==> flow/design.v <==
`timescale 1ns / 1ps
module enm(
		input clk_10ms,
		input switch,
		input [6:0]enmhp1,
		input [6:0]enmhp2,
		input [6:0]enmhp3,
		input [6:0]enmhp4,
		input [9:0]planex,
		input [9:0]planey,
		output reg [9:0]enmx1,
		output reg [9:0]enmy1,
		output reg [9:0]enmx2,
		output reg [9:0]enmy2,
		output reg [9:0]enmx3,
		output reg [9:0]enmy3,
		output reg [9:0]enmx4,
		output reg [9:0]enmy4,
		output enmrst);
always@(posedge clk_10ms)begin
	if(switch)begin
		enmx1<=248;
		enmy1<=40;
	end
	else begin
		if(enmhp1>80)begin
			if(enmy1<200)enmy1<=enmy1+1;
			else enmy1<=200;
		end
		else if(enmhp1>40)begin
			if(enmx1<504)enmx1<=enmx1+1;
			else enmx1<=184;
		end
		else if(enmhp1==0)
			enmx1<=0;
		else begin
			if(enmx1<344)begin
				enmx1<=enmx1+1;
				enmy1<=enmx1+87;
			end
			else if(enmx1<504)begin
				enmx1<=enmx1+1;
				enmy1<=775-enmx1;
			end
			else begin
				enmx1<=184;
				enmy1<=271;
			end
		end
	end
end
always@(posedge clk_10ms)begin
	if(switch)begin
		enmx2<=312;
		enmy2<=40;
	end
	else begin
		if(enmhp2>80)begin
			if(enmy2<150)enmy2<=enmy2+1;
			else enmy2<=150;
		end
		else if(enmhp2>40)begin
			if(enmx2<504)enmx2<=enmx2+1;
			else enmx2<=184;
		end
		else if(enmhp2==0)
			enmx2<=0;
		else begin
			if(enmx2>344)begin
				enmx2<=enmx2-1;
				enmy2<=enmx2-233;
			end
			else if(enmx2>184)begin
				enmx2<=enmx2-1;
				enmy2<=455-enmx2;
			end
			else begin
				enmx2<=504;
				enmy2<=271;
			end
		end
	end
end
always@(posedge clk_10ms)begin
	if(switch)begin
		enmx3<=376;
		enmy3<=40;
	end
	else begin
		if(enmhp3>80)begin
			if(enmy3<150)enmy3<=enmy3+1;
			else enmy3<=150;
		end
		else if(enmhp3>40)begin
			if(enmx3<504)enmx3<=enmx3+1;
			else enmx3<=184;
		end
		else if(enmhp3==0)
			enmx3<=0;
		else begin
			if(enmx3>344)begin
				enmx3<=enmx3-1;
				enmy3<=enmx3-233;
			end
			else if(enmx3>184)begin
				enmx3<=enmx3-1;
				enmy3<=455-enmx3;
			end
			else begin
				enmx3<=504;
				enmy3<=271;
			end
		end
	end
end
always@(posedge clk_10ms)begin
	if(switch)begin
		enmx4<=440;
		enmy4<=40;
	end
	else begin
		if(enmhp4>80)begin
			if(enmy4<200)enmy4<=enmy4+1;
			else enmy4<=200;
		end
		else if(enmhp4>40)begin
			if(enmx4<504)enmx4<=enmx4+1;
			else enmx4<=184;
		end
		else if(enmhp4==0)
			enmx4<=0;
		else begin
			if(enmx4<344)begin
				enmx4<=enmx4+1;
				enmy4<=enmx4+87;
			end
			else if(enmx4<504)begin
				enmx4<=enmx4+1;
				enmy4<=775-enmx4;
			end
			else begin
				enmx4<=184;
				enmy4<=271;
			end
		end
	end
end
endmodule
* Reports on enm
Tool output for the design above, in the order of the flow. Lines are those of the file above, counted from 1. Operators: Yosys type, input widths -> output width; for muxes data width and select width s. A cell with -- has no value.
Design: design top enm, clock clk_10ms, library sky130hd, timing corner tt_025C_1v80

* Elaborated design
Source: Yosys, flattened and elaborated, memories not mapped. Widths are those after wreduce. Registers that Yosys merges into a memory's read port (data or address) are not register bits. Print and check cells do not count. Equal cells are merged and count once.
Storage and ports: bits in writable memories 0, word width x clocked read ports 0, memories kept 0, register bits after elaboration 80, bits in latches 0, bits in read-only memories 0
Cells by class: $add $sub $neg 18, $mul 0, shift operators 0, order comparisons 22, eq/ne operators 8, reduce/logical cells 8, muxes and demuxes 42, bitwise gates (word level) 0, divide/modulo/power cells 0
Operators with widths (number):
- $mux 10 | 42
- $add 10x1->10 const B | 8
- $lt 10x9->1 const B | 6
- $lt 10x8->1 const B | 4
- $gt 7x6->1 const B | 4
- $gt 7x7->1 const B | 4
- $logic_not 7->1 | 4
- $sub 10x1->10 const B | 2
- $sub 10x10->10 const A | 2
- $add 10x7->10 const B | 2
- $sub 10x8->10 const B | 2
- $gt 10x8->1 const B | 2
- $gt 10x9->1 const B | 2
- $sub 9x10->10 const A | 2
- $ne 2x2->1 const B | 8
- $reduce_and 2->1 | 4

* Longest topological paths
Yosys ltp: most cells in a row. Word level: on the elaborated netlist, between registers, memories and ports. Mapped: between sequential cells and ports; inverters and the memories' decode and read muxes count.
Depth: depth in word-level cells 6, ABC_AREA 0, gate-level depth with buffers 9

* After synthesis
Source: synth_stat.txt of the flow (Yosys; design flattened, memories mapped). It holds for the ABC_AREA given above (unset counts as 0); a run with the other value may have another netlist. Totals and module areas in this step are rounded.
Cell types:
- sky130_fd_sc_hd__dfxtp_1 | number 80, total area 1.6E+03 um^2
- sky130_fd_sc_hd__a21oi_1 | number 92, total area 460.442 um^2
- sky130_fd_sc_hd__ha_1 | number 24, total area 300.288 um^2
- sky130_fd_sc_hd__nor2_1 | number 74, total area 277.766 um^2
- sky130_fd_sc_hd__nand2_1 | number 56, total area 210.202 um^2
- sky130_fd_sc_hd__xnor2_1 | number 22, total area 192.685 um^2
- sky130_fd_sc_hd__nor3_1 | number 38, total area 190.182 um^2
- sky130_fd_sc_hd__o21ai_0 | number 37, total area 185.178 um^2
- sky130_fd_sc_hd__a211oi_1 | number 20, total area 150.144 um^2
- sky130_fd_sc_hd__inv_1 | number 39, total area 146.39 um^2
- sky130_fd_sc_hd__nand3_1 | number 29, total area 145.139 um^2
- sky130_fd_sc_hd__nand2b_1 | number 20, total area 125.12 um^2
- sky130_fd_sc_hd__o22ai_1 | number 20, total area 125.12 um^2
- sky130_fd_sc_hd__clkbuf_1 | number 31, total area 116.362 um^2
- sky130_fd_sc_hd__and3_1 | number 16, total area 100.096 um^2
- sky130_fd_sc_hd__nand4_1 | number 16, total area 100.096 um^2
- sky130_fd_sc_hd__buf_2 | number 19, total area 95.091 um^2
- sky130_fd_sc_hd__a31oi_1 | number 13, total area 81.328 um^2
Other cell types: 61; their cells: 219.
Mapped netlist: synthesis area 6376 um^2, area of sequential cells 1602 um^2, flip-flop cells 80, buffers 61, cells in the netlist 865

* Path before layout
OpenSTA on the mapped netlist: ideal clock, no wires. The path of least setup slack (recovery checks aside). Input and output delay are each 20% of the period. Register names are those of the netlist, which keeps one name where synthesis merged equal registers.
Timing path post-synthesis: path type input to register, start point input port enmhp1[3], end point register enmy1[8], setup time 132 ps, data arrival time 2139 ps, driving pins on the path 7, clock period 3250 ps, external input delay 650 ps, required time 3118 ps, delay of the path 1621 ps, setup slack 978 ps, synthesis period reached 2272 ps
"delay of the path" = arrival - input delay + setup time. "driving pins on the path" counts driving pins, that of a launching flip-flop among them; a cell with two outputs on the path counts twice. "synthesis period reached" is the clock period less the worst setup slack; recovery checks do not enter. This is arithmetic on one report: input and output delays are still those of the set period (20% each). Between the ends stands the longest chain of elaborated cells between them, by number of cells; it is not shown to be the way that was timed. Of several equally long chains one is given. Each line given opens the expression or statement behind the cell; cells for indexed reads and writes are added by Yosys, which also makes memories of some case tables. A register here has more assigning lines than the two given.
On the way, post-synthesis: cells stage by stage sky130_fd_sc_hd__or4_4 sky130_fd_sc_hd__buf_6 sky130_fd_sc_hd__a31o_1 sky130_fd_sc_hd__buf_6 sky130_fd_sc_hd__buf_6 sky130_fd_sc_hd__o41ai_1 sky130_fd_sc_hd__a21oi_1, cells in the longest elaborated chain 4
Ends and longest elaborated chain, post-synthesis:
- start: declaration | line 5 | input [6:0]enmhp1,
- $logic_not 7->1 | line 34 | else if(enmhp1==0)
- $mux 10 | line 34
- $mux 10 | line 30 | else if(enmhp1>40)begin
- $mux 10 | line 26 | if(enmhp1>80)begin
- end: assignment | line 27 | if(enmy1<200)enmy1<=enmy1+1;
- end: assignment | line 39 | enmy1<=enmx1+87;
- end: declaration | line 12 | output reg [9:0]enmy1,

# Flow runs of enm

2 stored runs of enm in the flow (synthesis by Yosys, layout by OpenROAD, sky130hd cells), in arbitrary order. Constraints: input delay and output delay 20% of the set period each, output load 0.01 pF.

* Entry A | settings: period_ns 1.7; CORE_UTILIZATION 37; SETUP_SLACK_MARGIN 0.1; PLACE_DENSITY_LB_ADDON 0.14; CORE_MARGIN 7; CELL_PAD_IN_SITES_DETAIL_PLACEMENT 1; ABC_AREA 0; CAP_MARGIN 35; MIN_ROUTING_LAYER met2; MAX_ROUTING_LAYER met5; SLEW_MARGIN 20 | did not finish, routing stopped with GRT-0232
* Entry B | settings: period_ns 1.92; CORE_UTILIZATION 63; SETUP_SLACK_MARGIN 0.48; PLACE_DENSITY_LB_ADDON 0.09; TNS_END_PERCENT 30; ABC_AREA 1; GPL_ROUTABILITY_DRIVEN 0; CTS_CLUSTER_SIZE 63; MIN_ROUTING_LAYER met2; MAX_ROUTING_LAYER met4; CAP_MARGIN 20; CORE_MARGIN 2; SLEW_MARGIN 20 | did not finish, routing stopped with GRT-0232
